==> flow/design.v <==
package cvxif_pkg;
  localparam X_NUM_RS = 2;   
  localparam X_ID_WIDTH = 4;
  localparam X_MEM_WIDTH = 32;
  localparam X_RFR_WIDTH = 32;
  localparam X_RFW_WIDTH = 32;
  localparam int XLEN = 32;
  localparam int FLEN = 32;
  typedef struct packed {
    logic [          15:0] instr;  
    logic [           1:0] mode;   
    logic [X_ID_WIDTH-1:0] id;     
  } x_compressed_req_t;
  typedef struct packed {
    logic [31:0] instr;    
    logic        accept;   
  } x_compressed_resp_t;
  typedef struct packed {
    logic [          31:0]                  instr;      
    logic [           1:0]                  mode;       
    logic [X_ID_WIDTH-1:0]                  id;         
    logic [X_NUM_RS  -1:0][X_RFR_WIDTH-1:0] rs;         
    logic [X_NUM_RS  -1:0]                  rs_valid;   
    logic [           5:0]                  ecs;        
    logic                                   ecs_valid;  
  } x_issue_req_t;
  typedef struct packed {
    logic       accept;      
    logic       writeback;   
    logic       dualwrite;   
    logic [2:0] dualread;    
    logic       loadstore;   
    logic       ecswrite ;   
    logic       exc;         
  } x_issue_resp_t;
  typedef struct packed {
    logic [X_ID_WIDTH-1:0] id;           
    logic                  commit_kill;  
  } x_commit_t;
  typedef struct packed {
    logic [X_ID_WIDTH   -1:0] id;     
    logic [             31:0] addr;   
    logic [              1:0] mode;   
    logic                     we;     
    logic [              2:0] size;   
    logic [X_MEM_WIDTH/8-1:0] be;     
    logic [              1:0] attr;   
    logic [X_MEM_WIDTH  -1:0] wdata;  
    logic                     last;   
    logic                     spec;   
  } x_mem_req_t;
  typedef struct packed {
    logic       exc;       
    logic [5:0] exccode;   
    logic       dbg;       
  } x_mem_resp_t;
  typedef struct packed {
    logic [X_ID_WIDTH -1:0] id;      
    logic [X_MEM_WIDTH-1:0] rdata;   
    logic                   err;     
    logic                   dbg;     
  } x_mem_result_t;
  typedef struct packed {
    logic [X_ID_WIDTH      -1:0] id;       
    logic [X_RFW_WIDTH     -1:0] data;     
    logic [                 4:0] rd;       
    logic [X_RFW_WIDTH/XLEN-1:0] we;       
    logic [                 5:0] ecsdata;  
    logic [                 2:0] ecswe;    
    logic                        exc;      
    logic [                 5:0] exccode;  
    logic                        err;      
    logic                        dbg;      
  } x_result_t;
  typedef struct packed {
    logic [31:0]        W_addr ;
    logic [31:0]        I_addr ;
    logic [31:0]        R_addr ;
    logic [15:0]        I_height ;
    logic [15:0]        I_width ;
    logic [15:0]        I_kernels ;
    logic [15:0]         W_height ;
    logic [15:0]         W_width ;
    logic [15:0]         W_kernels ;
    logic [15:0]         I_channels ;   
    logic [15:0]         W_channels ;   
    logic               Stride ;
    logic               padding ;
  } convolution;
  typedef struct packed {
    logic               loadw;
    logic               loadi;
    logic               we    ;
    logic               load_start;
    logic               execute;
  } cntr;
  typedef struct packed {
    logic               weights_start;
    logic               inputs_start;
    logic               weights_valid;
  } w_load;
endpackage
 (* DONT_TOUCH = "yes" *)
module pe_ws #(
	parameter DATA_WIDTH = 8,
	parameter ACC_WIDTH = 32
	) (    
	input logic clk,
    input logic rstn,
	input logic acc_en,
    input logic load_en, 
    input logic signed  [DATA_WIDTH - 1:0] data_i,
    input logic signed  [ACC_WIDTH - 1:0] acc_i,
	input logic signed  [DATA_WIDTH - 1:0] weight_i,
	output logic signed [DATA_WIDTH - 1:0] data_o,
	output logic signed 		[ACC_WIDTH  - 1:0] acc_o
    );
	logic signed [ACC_WIDTH  - 1:0] acc_r;
	logic signed [DATA_WIDTH - 1:0] data_r;
    logic signed [DATA_WIDTH - 1:0] weight_r;
	always_ff @(posedge clk, negedge rstn) begin
		if(!rstn) begin
			acc_r    <= '0;
			data_r   <= '0;
            weight_r <= '0;
		end else begin
			if (load_en) begin
                weight_r = weight_i;
            end
            if (acc_en) begin
                if ((data_i == 0) && (weight_r == 0)) begin
                    acc_r  = acc_i ;
                    data_r = data_i;
				end else begin
                    acc_r  = acc_i + (data_i * weight_r);
                    data_r = data_i;				
                end
			end
		end
	end
	assign acc_o    = acc_r;
	assign data_o   = data_r;
endmodule
# Tool chain data of pe_ws
# Tool output for the design above, in the order of the flow.
# Line numbers count from 1 in the design file above.
# Library cell names are shortened.
# The mark n/a stands for no value.
# design
design	pe_ws
clock	clk
library	sky130hd
pvt_corner	tt_025C_1v80

# Word-level counts
# Source: Yosys, flattened and elaborated, memories not mapped. Widths are those after wreduce; folded enables and synchronous resets count as part of the registers. Registers that Yosys merges into a memory's read port (data or address) are not register bits. Print and check cells do not count. Equal cells are merged and count once.
# bits
regBits	48
output_inout_bits	40
wordCells	10
# classes
addsub	1
n_mul	1
muxes	2
n_reduce_logical	3
# ops
operator	n
multiplier 8 x 8 -> 16 bit	1
adder 32 x 16 -> 32 bit	1
2-to-1 mux 32 bit	1
zero test 8 bit	2
2-to-1 mux 8 bit	1
logical AND 1 bit	1

# Longest topological paths
# Longest topological path by Yosys (ltp), each cell counted once; first at word level (registers and memories cut), then after technology mapping (sequential cells cut; the memories' decode and read muxes count).
# logic_depth
ltp_word	4
ABC_AREA	0
ltp_mapped	24
depth_no_buf	23

# After synthesis
# Yosys stat after the flow's synthesis: flattened, memories mapped to cells. It holds for the ABC_AREA given above (unset counts as 0); a run with the other value may have another netlist.
# types
cell	n
fa_1	136
dfrtp_1	48
ha_1	70
inv_1	101
nand2_1	64
a21oi_1	40
nor2_1	53
mux2_2	13
xnor2_1	14
and2_1	18
nor2b_1	18
a31oi_1	17
xor2_1	11
a21o_1	11
o21ai_0	12
clkbuf_1	13
mux2_4	3
nand3_1	9
# Not listed: further types 41, cells in them 81.
# mapped
stdcells	732
mapped_area_um2	7448.4
flip_flops	48

# Timing after synthesis
# Source: OpenSTA report_checks on the synthesized netlist (no wires, ideal clock, input and output delay 20% of the period each), path of least setup slack; recovery checks are left aside. Register names are those of the netlist, which keeps one name where synthesis merged equal registers.
# synth_path
path_kind	input port to flip-flop
start	in load_en
end	reg acc_r[30]
clock_period_ns	9.57
input_delay_ns	1.914
setup_time_ns	0.127
launch_ns	1.914
t_arrival_ns	8.148
required_ns	9.443
setup_slack_ns	1.295
delay_ns	6.361
path_stages	21
path_buffers	1
synth_period_reached_ns	8.275
# "delay_ns" = arrival - input delay + setup time.
# "path_stages" counts driving pins, that of a launching flip-flop among them; a cell with two outputs on the path counts twice.
# "synth_period_reached_ns" = period - worst setup slack (recovery checks aside). The figure is calculated, with input and output delays left at 20% of the set period.
# The rows between start and end are the longest chain of elaborated cells between them; the timing report does not say that the signal goes this way. Where chains are equally long, one stands for them.
# A line is the first line of the expression or statement that the cell stems from. Yosys adds cells for indexed reads and writes and turns some case tables into memories.
# A register here has more assigning lines than the two given.
# synth_between
path_cell_list	buf_6 > mux2_2 > and2_1 > inv_1 > fa_1 > inv_1 > fa_1 > fa_1 > fa_1 > fa_1 > ha_1 > o21a_1 > o31a_1 > or4_4 > a31oi_4 > o21ai_2 > a22oi_4 > o31ai_4 > a221oi_2 > or4b_1 > nand3b_1
elab_chain_cells	4
# synth_lines
item	line_no	source
start: declaration	111	input logic load_en,
2-to-1 mux 8 bit	127	if (load_en) begin
multiplier 8 x 8 -> 16 bit	135	acc_r  = acc_i + (data_i * weight_r);
adder 32 x 16 -> 32 bit	135
2-to-1 mux 32 bit	131	if ((data_i == 0) && (weight_r == 0)) begin
end: assignment	132	acc_r  = acc_i ;
end: assignment	135
end: declaration	118	logic signed [ACC_WIDTH - 1:0] acc_r;

# Timing after layout
# Path of least setup slack in the final report of run 2 (OpenROAD, finished layout, wires in). Where an end is a register, its clock arrival counts in the times.
# layout_path
path_kind	input port to flip-flop
start	in load_en
end	reg acc_r[27]
clock_period_ns	8.76
input_delay_ns	1.75
setup_time_ns	0.16
launch_ns	1.75
t_arrival_ns	8.22
required_ns	8.90
setup_slack_ns	0.67
path_stages	20
path_buffers	2
# The rows between start and end are the longest chain of elaborated cells between them; the timing report does not say that the signal goes this way. Where chains are equally long, one stands for them.
# A register here has more assigning lines than the two given.
# layout_between
path_cell_list	clkdlybuf4s50_1 > buf_4 > mux2_2 > nand2_1 > fa_1 > fa_1 > inv_1 > fa_1 > fa_1 > ha_1 > ha_1 > and3_1 > a221oi_1 > o21ai_0 > or4_1 > nand3_1 > o21ai_1 > xor2_1 > nand2_1 > a31oi_1
elab_chain_cells	4
# layout_lines
item	line_no	source
start: declaration	111	input logic load_en,
2-to-1 mux 8 bit	127	if (load_en) begin
multiplier 8 x 8 -> 16 bit	135	acc_r  = acc_i + (data_i * weight_r);
adder 32 x 16 -> 32 bit	135
2-to-1 mux 32 bit	131	if ((data_i == 0) && (weight_r == 0)) begin
end: assignment	132	acc_r  = acc_i ;
end: assignment	135
end: declaration	118	logic signed [ACC_WIDTH - 1:0] acc_r;

Flow measurements of pe_ws on sky130hd: 2 stored runs with different settings, listed in no order. Input and output delays are each 20% of the period that was set; the output load is 0.01 pF.
"period_reached_ns" means the clock period less the worst setup slack. The figure is calculated, with input and output delays left at 20% of the set period.
"worst_path_time_ns" is the time allowed to the run's worst setup path (the clock period less input and output delay, where it has them) less its slack. Clock arrival times count: a late capture clock shortens it, a late launch clock lengthens it.

Run 1, flow files:
==> flow/run.sh <==
#!/bin/bash
# the make line also repeats the synthesis and layout settings of config.mk as NAME=value (left out here)
make -C /OpenROAD-flow-scripts/flow DESIGN_CONFIG=/design/flow/config.mk WORK_HOME=/design/flow/orfs CLKGATE_MAP_FILE= finish
==> flow/config.mk <==
export PLATFORM = sky130hd
export DESIGN_NAME = pe_ws
export DESIGN_NICKNAME = pe_ws
export VERILOG_FILES = /design/flow/design.v
export SDC_FILE = /design/flow/constraint.sdc
export NUM_CORES = 4
export LEC_CHECK = 0
export ABC_AREA = 1
export CAP_MARGIN = 30
export CELL_PAD_IN_SITES_DETAIL_PLACEMENT = 1
export CELL_PAD_IN_SITES_GLOBAL_PLACEMENT = 1
export CORE_MARGIN = 2
export CORE_UTILIZATION = 69
export GPL_ROUTABILITY_DRIVEN = 1
export MIN_ROUTING_LAYER = met2
export SETUP_SLACK_MARGIN = -0.27
export SLEW_MARGIN = 20
==> flow/constraint.sdc <==
create_clock -name core_clock -period 7.78 [get_ports {clk}]
set_input_delay 1.5560 -clock core_clock [delete_from_list [all_inputs] [get_ports {clk}]]
set_output_delay 1.5560 -clock core_clock [all_outputs]
set_load 0.01 [all_outputs]

Run 1: stopped before the end: placement reported GPL-0301

Run 2, flow files:
==> flow/run.sh <==
#!/bin/bash
# the make line also repeats the synthesis and layout settings of config.mk as NAME=value (left out here)
make -C /OpenROAD-flow-scripts/flow DESIGN_CONFIG=/design/flow/config.mk WORK_HOME=/design/flow/orfs CLKGATE_MAP_FILE= finish
==> flow/config.mk <==
export PLATFORM = sky130hd
export DESIGN_NAME = pe_ws
export DESIGN_NICKNAME = pe_ws
export VERILOG_FILES = /design/flow/design.v
export SDC_FILE = /design/flow/constraint.sdc
export NUM_CORES = 4
export LEC_CHECK = 0
export CAP_MARGIN = 20
export CORE_MARGIN = 2
export CORE_UTILIZATION = 28
export SLEW_MARGIN = 20
==> flow/constraint.sdc <==
create_clock -name core_clock -period 8.76 [get_ports {clk}]
set_input_delay 1.7520 -clock core_clock [delete_from_list [all_inputs] [get_ports {clk}]]
set_output_delay 1.7520 -clock core_clock [all_outputs]
set_load 0.01 [all_outputs]

==> results of run 2, as CSV <==
result,value
synth_area_um2,7448.4
final_die_area_um2,27922.4
post_route_stdcell_area_um2,8941.1
util_pct,34.3
worst_setup_slack_ns,0.675
fin_tns_ns,0.000
final_hold_ws_ns,0.510
period_reached_ns,8.085
worst_path_time_ns,6.33
path_kind,"input port to flip-flop"
